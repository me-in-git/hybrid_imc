==> flow/design.v <==
module controller_hybrid (
    input wire clk,
    input wire rst_n,
    input wire start,
    output reg done,
    output reg tile_start,
    input wire tile_done,
    input wire [15:0] zero_ops_skipped,
    input wire [15:0] total_ops_executed,
    output reg dram_rd_en,
    output reg [31:0] dram_rd_addr,
    output reg dram_wr_en,
    output reg [31:0] dram_wr_addr,
    output reg accumulate_en,
    input wire overflow_detected,
    output reg load_weights,
    output reg [2:0] weight_set,
    output reg [1:0] precision_mode,
    output reg sparsity_optimize_en
);
reg [3:0] state;
localparam S_IDLE=0, S_LOAD=1, S_START_TILE=2, S_WAIT_TILE=3, S_WRITE_OUTPUT=4, S_DONE=5;
reg [31:0] overflow_count;
reg [31:0] total_sparsity_ratio;
always @(posedge clk or negedge rst_n) begin
    if(!rst_n) begin
        state <= S_IDLE;
        precision_mode <= 2'b10;
        sparsity_optimize_en <= 1;
        overflow_count <= 0;
        done <= 0;
    end else begin
        case(state)
            S_IDLE: if(start) state <= S_LOAD;
            S_LOAD: begin
                load_weights <= 1;
                weight_set <= 0;
                state <= S_START_TILE;
            end
            S_START_TILE: begin
                tile_start <= 1;
                state <= S_WAIT_TILE;
            end
            S_WAIT_TILE: begin
                tile_start <= 0;
                if(tile_done) begin
                    if(overflow_detected) overflow_count <= overflow_count + 1;
                    if(overflow_count > 100) precision_mode <= 2'b01;  
                    total_sparsity_ratio <= (zero_ops_skipped*100)/(zero_ops_skipped+total_ops_executed);
                    if(total_sparsity_ratio > 80) sparsity_optimize_en <= 1;
                    state <= S_WRITE_OUTPUT;
                end
            end
            S_WRITE_OUTPUT: begin
                accumulate_en <= 1;
                dram_wr_en <= 1;
                dram_wr_addr <= 0;
                state <= S_DONE;
            end
            S_DONE: begin
                done <= 1;
                state <= S_IDLE;
            end
        endcase
    end
end
endmodule
# Step by step through the tools: controller_hybrid
# What the tools print for controller_hybrid, step after step.
# Line numbers count from 1 in the design file above.
# Library cell names are shortened.
# Not given: --
[design]
design = "controller_hybrid"
clock_port = "clk"
lib = "sky130hd"
corner = "tt_025C_1v80"

# Word level
# Counts by Yosys on the flattened word-level netlist (proc, flatten, opt, wreduce; memories kept). Register bits leave out memories and registers merged into their read ports (data or address). Print and check cells are left out. Cells with the same type and inputs are merged into one.
[bits]
elab_cells = 25
register_bits = 40
out_inout_bits = 76
[op_classes]
n_mux = 4
eq_ne = 7
n_reduce_logical = 7
add_sub_neg = 1
cmp = 1
[op_table]
columns = ["cell", "n"]
rows = [
  ["32-bit by 1-bit adder with 32-bit output (second input constant)", 1],
  ["32-bit by 7-bit > comparator with 1-bit output (second input constant)", 1],
  ["4-bit parallel mux with 6-bit select", 1],
  ["3-bit AND reduction", 3],
  ["4-bit by 2-bit equality test with 1-bit output (second input constant)", 2],
  ["4-bit by 3-bit equality test with 1-bit output (second input constant)", 2],
  ["4-bit 2-to-1 mux", 2],
  ["6-bit nonzero test", 1],
  ["2-bit != test (second input constant)", 2],
  ["4-bit by 1-bit equality test with 1-bit output (second input constant)", 1],
  ["4-bit logical NOT", 1],
  ["2-bit AND reduction", 1],
  ["2-bit nonzero test", 1],
  ["1-bit parallel mux with 2-bit select", 1],
]

# Logic depth
# Longest topological path by Yosys (ltp), each cell counted once; first at word level (registers and memories cut), then after technology mapping (sequential cells cut; the memories' decode and read muxes count).
[logic_depth]
ltp_word = 3
abc_area = 0
depth_mapped = 6
mapped_depth_nobuf = 6

# Mapped cells and area
# The flow's flattened synthesis, as Yosys stat reports it; memories are mapped. The netlist is that of the ABC_AREA named above (0 if unset); the other value can give another one.
[synth_totals]
flip_flops = 42
cells = 241
area_um2 = 2458.6
[by_type]
columns = ["cell", "n", "area_total_um2"]
rows = [
  ["dfrtp_1", 39, 975.936],
  ["buf_4", 72, 540.518],
  ["xnor2_1", 22, 192.685],
  ["nand4_1", 17, 106.352],
  ["xor2_1", 9, 78.826],
  ["nand3_1", 13, 65.062],
  ["dfstp_2", 2, 52.55],
  ["and3_1", 6, 37.536],
  ["nor2_1", 9, 33.782],
  ["and2_1", 5, 31.28],
  ["nor4_1", 5, 31.28],
  ["edfxtp_1", 1, 30.029],
  ["nor3_2", 3, 30.029],
  ["and4_1", 3, 26.275],
  ["nand2_1", 7, 26.275],
  ["ha_1", 2, 25.024],
  ["nor3_1", 4, 20.019],
  ["inv_1", 5, 18.768],
]
# Not listed: further types 16, cells in them 17.

# Timing after synthesis
# Source: OpenSTA report_checks on the synthesized netlist (no wires, ideal clock, input and output delay 20% of the period each), path of least setup slack; recovery checks are left aside. Register names are those of the netlist, which keeps one name where synthesis merged equal registers.
[synth_path]
path_type = "input to register"
start = "input overflow_detected"
end = "register overflow_count[19]"
slack_ps = 828
input_delay_ps = 490
period_ps = 2450
required_ps = 2371
path_delay_ps = 1132
launch_ps = 490
path_stages = 5
arrival_ps = 1543
synth_period_reached_ps = 1622
# "path_delay_ps" is the arrival time less input delay plus setup time.
# "path_stages" counts driving pins, that of a launching flip-flop among them; a cell with two outputs on the path counts twice.
# "synth_period_reached_ps" is the clock period less the worst setup slack; recovery checks do not enter. This is arithmetic on one report: input and output delays are still those of the set period (20% each).
# Between the ends stands the longest chain of elaborated cells between them, by number of cells; it is not shown to be the way that was timed. Of several equally long chains one is given.
# Each line given opens the expression or statement behind the cell; cells for indexed reads and writes are added by Yosys, which also makes memories of some case tables.
[synth_via]
cell_sequence = "nand3_1 or4_4 buf_6 nor3_2 xor2_1"
elab_chain_cells = 1
cone_cells = 1
classes_between = "reduce/logical (1)"
[synth_rtl]
columns = ["item", "line_no", "text"]
rows = [
  ["from (decl)", 15, "input wire overflow_detected,"],
  ["3-bit AND reduction", "--", ""],
  ["to (assign)", 30, "overflow_count <= 0;"],
  ["to (assign)", 47, "if(overflow_detected) overflow_count <= overflow_count + 1;"],
  ["to (decl)", 23, "reg [31:0] overflow_count;"],
]

# Path in the finished layout
# Path of least setup slack in the final report of flow run A (OpenROAD, finished layout, wires in). Where an end is a register, its clock arrival counts in the times.
# The path's times are printed in steps of 10 ps; the period is the one set.
[layout_path]
path_type = "input to register"
start = "input tile_done"
end = "register overflow_count[21]"
arrival_ps = 2220
input_delay_ps = 550
launch_ps = 550
slack_ps = 750
period_ps = 2770
path_stages = 5
required_ps = 2970
# Between the ends stands the longest chain of elaborated cells between them, by number of cells; it is not shown to be the way that was timed. Of several equally long chains one is given.
[layout_via]
cell_sequence = "clkdlybuf4s50_1 nand3_1 or4_4 nor3_2 xor2_1"
elab_chain_cells = 1
cone_cells = 1
classes_between = "reduce/logical (1)"
[layout_rtl]
columns = ["item", "line_no", "text"]
rows = [
  ["from (decl)", 7, "input wire tile_done,"],
  ["3-bit AND reduction", "--", ""],
  ["to (assign)", 30, "overflow_count <= 0;"],
  ["to (assign)", 47, "if(overflow_detected) overflow_count <= overflow_count + 1;"],
  ["to (decl)", 23, "reg [31:0] overflow_count;"],
]

# Design controller_hybrid on sky130hd. What follows are 2 stored runs of the flow, each under its own settings; their order means nothing. The constraints put input and output delay at 20% of the set period each and load the outputs with 0.01 pF.
# "period_reached_ps": clock period set for the run, less the worst setup slack. It is reckoned from that one timing run; input and output delays stay at 20% of the period that was set.
# "worst_path_allowed_less_slack_ps" means the part of the period allowed to the worst setup path (the constraints hold back 20% at inputs and 20% at outputs) less its slack; where the path has registers, the arrival times of their clocks count too.
# By "power_uw" is meant OpenSTA's value without simulated activity: inputs other than the clock are taken to toggle once in ten clock periods, and the tool carries that through the logic.
# "worst_path_allowed_less_slack_ps" is known to 10 ps.

[[run]]
name = "flow run A"
[run.settings]
period_ns = 2.77
CORE_UTILIZATION = 19
CORE_ASPECT_RATIO = 0.63
CTS_CLUSTER_DIAMETER = 84
CAP_MARGIN = 40
CORE_MARGIN = 2
SLEW_MARGIN = 20
[run.results]
synth_area_um2 = 2458.6
ws_setup_ps = 753
tns_ps = 0
period_reached_ps = 2017
power_uw = 1408
worst_path_allowed_less_slack_ps = 1460
critical_path_kind = "input to register"
finalCellArea_um2 = 2622.5
design_die_area_um2 = 13890.3
final_util_pct = 21.1

[[run]]
name = "flow run B"
[run.settings]
period_ns = 1.82
CORE_UTILIZATION = 30
CAP_MARGIN = 20
CORE_MARGIN = 2
SLEW_MARGIN = 20
[run.results]
power_uw = 1972
tns_ps = 0
finalCellArea_um2 = 2566.2
synth_area_um2 = 2458.6
period_reached_ps = 1729
design_die_area_um2 = 8935.9
worst_path_allowed_less_slack_ps = 1360
critical_path_kind = "input to register"
final_util_pct = 31.7
ws_setup_ps = 91
